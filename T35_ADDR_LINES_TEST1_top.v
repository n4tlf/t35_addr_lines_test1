==> flow/design.v <==
module  T35_ADDR_LINES_TEST1_top (
    n_reset,             
    pll0_LOCKED,         
    pll0_2MHz,           
    n_boardReset,        
    S100adr0_15,         
    S100adr16_19,        
    SBCLEDS,             
    pDBIN,               
    pSYNC,               
    pSTVAL,              
    n_pWR,               
    sMWRT,               
    seg7,                
    seg7_dp,             
    boardActive,         
    F_add_oe,            
    F_bus_stat_oe,       
    F_bus_ctl_oe);       
    input   n_reset;             
    input   pll0_LOCKED;         
    input   pll0_2MHz;           
    input   n_boardReset;        
    output  [15:0] S100adr0_15;  
    output  [3:0] S100adr16_19;  
    output  [7:0] SBCLEDS;       
    output  pDBIN;               
    output  pSYNC;               
    output  pSTVAL;              
    output  n_pWR;               
    output  sMWRT;               
    output  [6:0] seg7;          
    output  seg7_dp;             
    output  boardActive;         
    output  F_add_oe;            
    output  F_bus_stat_oe;       
    output  F_bus_ctl_oe;        
reg [26:0]  counter;             
assign F_add_oe = 0;                     
assign F_bus_stat_oe = 0;                
assign F_bus_ctl_oe = 0;                 
assign S100adr0_15 = counter[26:11];     
assign S100adr16_19 = counter[21:18];    
assign boardActive = pll0_LOCKED;        
assign SBCLEDS = ~(counter[26:19]);      
assign pDBIN = !pll0_2MHz;               
assign pSYNC = pll0_2MHz;                
assign pSTVAL = !pll0_2MHz;              
assign n_pWR = 1'b1;                     
assign sMWRT = 1'b0;                     
assign seg7 = 7'b1111001;            
assign seg7_dp = counter[20];        
always @(posedge pll0_2MHz)          
    begin
        if((n_reset == 0) | (n_boardReset == 0)) begin   
            counter <= 27'b0;            
        end                              
        else
            counter <= counter + 1;      
    end
endmodule
---- Step by step through the tools: T35_ADDR_LINES_TEST1_top ----
Tool output for the design above, in the order of the flow.
Line numbers count from 1 in the design file above.
Cell names lack the library's common part.
A cell with -- has no value.
inputs
  design top .............................. T35_ADDR_LINES_TEST1_top
  clock input ............................. pll0_2MHz
  library ................................. sky130hd
  corner .................................. tt_025C_1v80

---- After elaboration ----
Counts by Yosys on the flattened word-level netlist (proc, flatten, opt, wreduce; memories kept). Register bits leave out memories and registers merged into their read ports (data or address); mux counts leave out enables and synchronous resets folded into registers. Print and check cells are left out. Cells with the same type and inputs are merged into one.
bit counts
  register bits ........................... 27
  latch bits .............................. 0
  memory bits (writable) .................. 0
  ROM bits ................................ 0
  clocked read ports x word width ......... 0
  memories ................................ 0
  bits of input ports ..................... 4
  output and inout bits ................... 45
  word-level cells ........................ 7
operators by class
  add/subtract/negate cells ............... 1
  $mul .................................... 0
  divide/modulo/power cells ............... 0
  magnitude comparators ................... 0
  equal/unequal tests ..................... 0
  shift-type cells ........................ 0
  muxes and demuxes ....................... 0
  bitwise operators ....................... 4
  reductions and logical operators ........ 1
operators by type and width
  cell                                    number
  adder 27 x 1 -> 27 bit with constant B  1
  inverter 8 bit                          1
  inverter 1 bit                          2
  OR 1 bit                                1
  logical NOT 1 bit                       1

---- Depth ----
Yosys ltp: most cells in a row. Word level: on the elaborated netlist, between registers, memories and ports. Mapped: between sequential cells and ports; inverters and the memories' decode and read muxes count.
depth
  depth after elaboration ................. 2
  ABC_AREA ................................ 0
  depth in mapped cells ................... 6
  mapped depth without buffers ............ 5

---- Mapped cells and area ----
Yosys stat after the flow's synthesis: flattened, memories mapped to cells. It holds for the ABC_AREA given above (unset counts as 0); a run with the other value may have another netlist.
The area totals of this step are shown rounded.
mapped netlist
  standard cells after synthesis .......... 184
  cell area after synthesis ............... 1500 um2
  flip-flop cells ......................... 27
cell types
  cell type  number
  dfxtp_1    27
  buf_4      35
  a21oi_1    16
  xnor2_1    7
  o31ai_1    7
  inv_1      12
  or4_1      6
  or3_1      7
  nor2_1     11
  nand3_1    7
  nand2_1    9
  nand4_1    5
  o21ai_1    6
  and4_1     3
  nor4_1     3
  nand3_4    1
  xor2_1     2
  and3_1     2
Other cell types: 13; their cells: 18.

==> runs of T35_ADDR_LINES_TEST1_top <==
Record of 2 stored runs of the RTL-to-layout flow on T35_ADDR_LINES_TEST1_top, platform sky130hd. The runs are unordered. Constraints: input delay and output delay 20% of the set period each, output load 0.01 pF.
"total power after layout" is the tool's figure for a default switching activity; nothing was simulated.
Values from the reports are rounded here.

---- record 1 ----
settings
  period_ns = 1.32
  CORE_UTILIZATION = 66
  SETUP_SLACK_MARGIN = -0.1
  PLACE_DENSITY_LB_ADDON = 0.22
  CORE_ASPECT_RATIO = 0.63
  CORE_MARGIN = 3
  GPL_TIMING_DRIVEN = 0
  GPL_ROUTABILITY_DRIVEN = 0
  CTS_CLUSTER_SIZE = 12
  CTS_CLUSTER_DIAMETER = 170
  MIN_ROUTING_LAYER = met1
  MAX_ROUTING_LAYER = met5
  CAP_MARGIN = 20
  SLEW_MARGIN = 20
results
  incomplete, placement halted on FLW-0024

---- record 2 ----
settings
  period_ns = 2.38
  SETUP_SLACK_MARGIN = 0.37
  CAP_MARGIN = 20
  CORE_MARGIN = 2
  CORE_UTILIZATION = 40
  SLEW_MARGIN = 20
results
  area of the synthesized netlist ......... 1500 um2
  area of the die ......................... 4300 um2
  standard-cell area after layout ......... 1900 um2
  utilization in the final report ......... 52 %
  worst setup slack after layout .......... 270 ps
  setup total negative slack .............. 0 ps
  worst hold slack in the final report .... 490 ps
  total power after layout ................ 0.0013 W
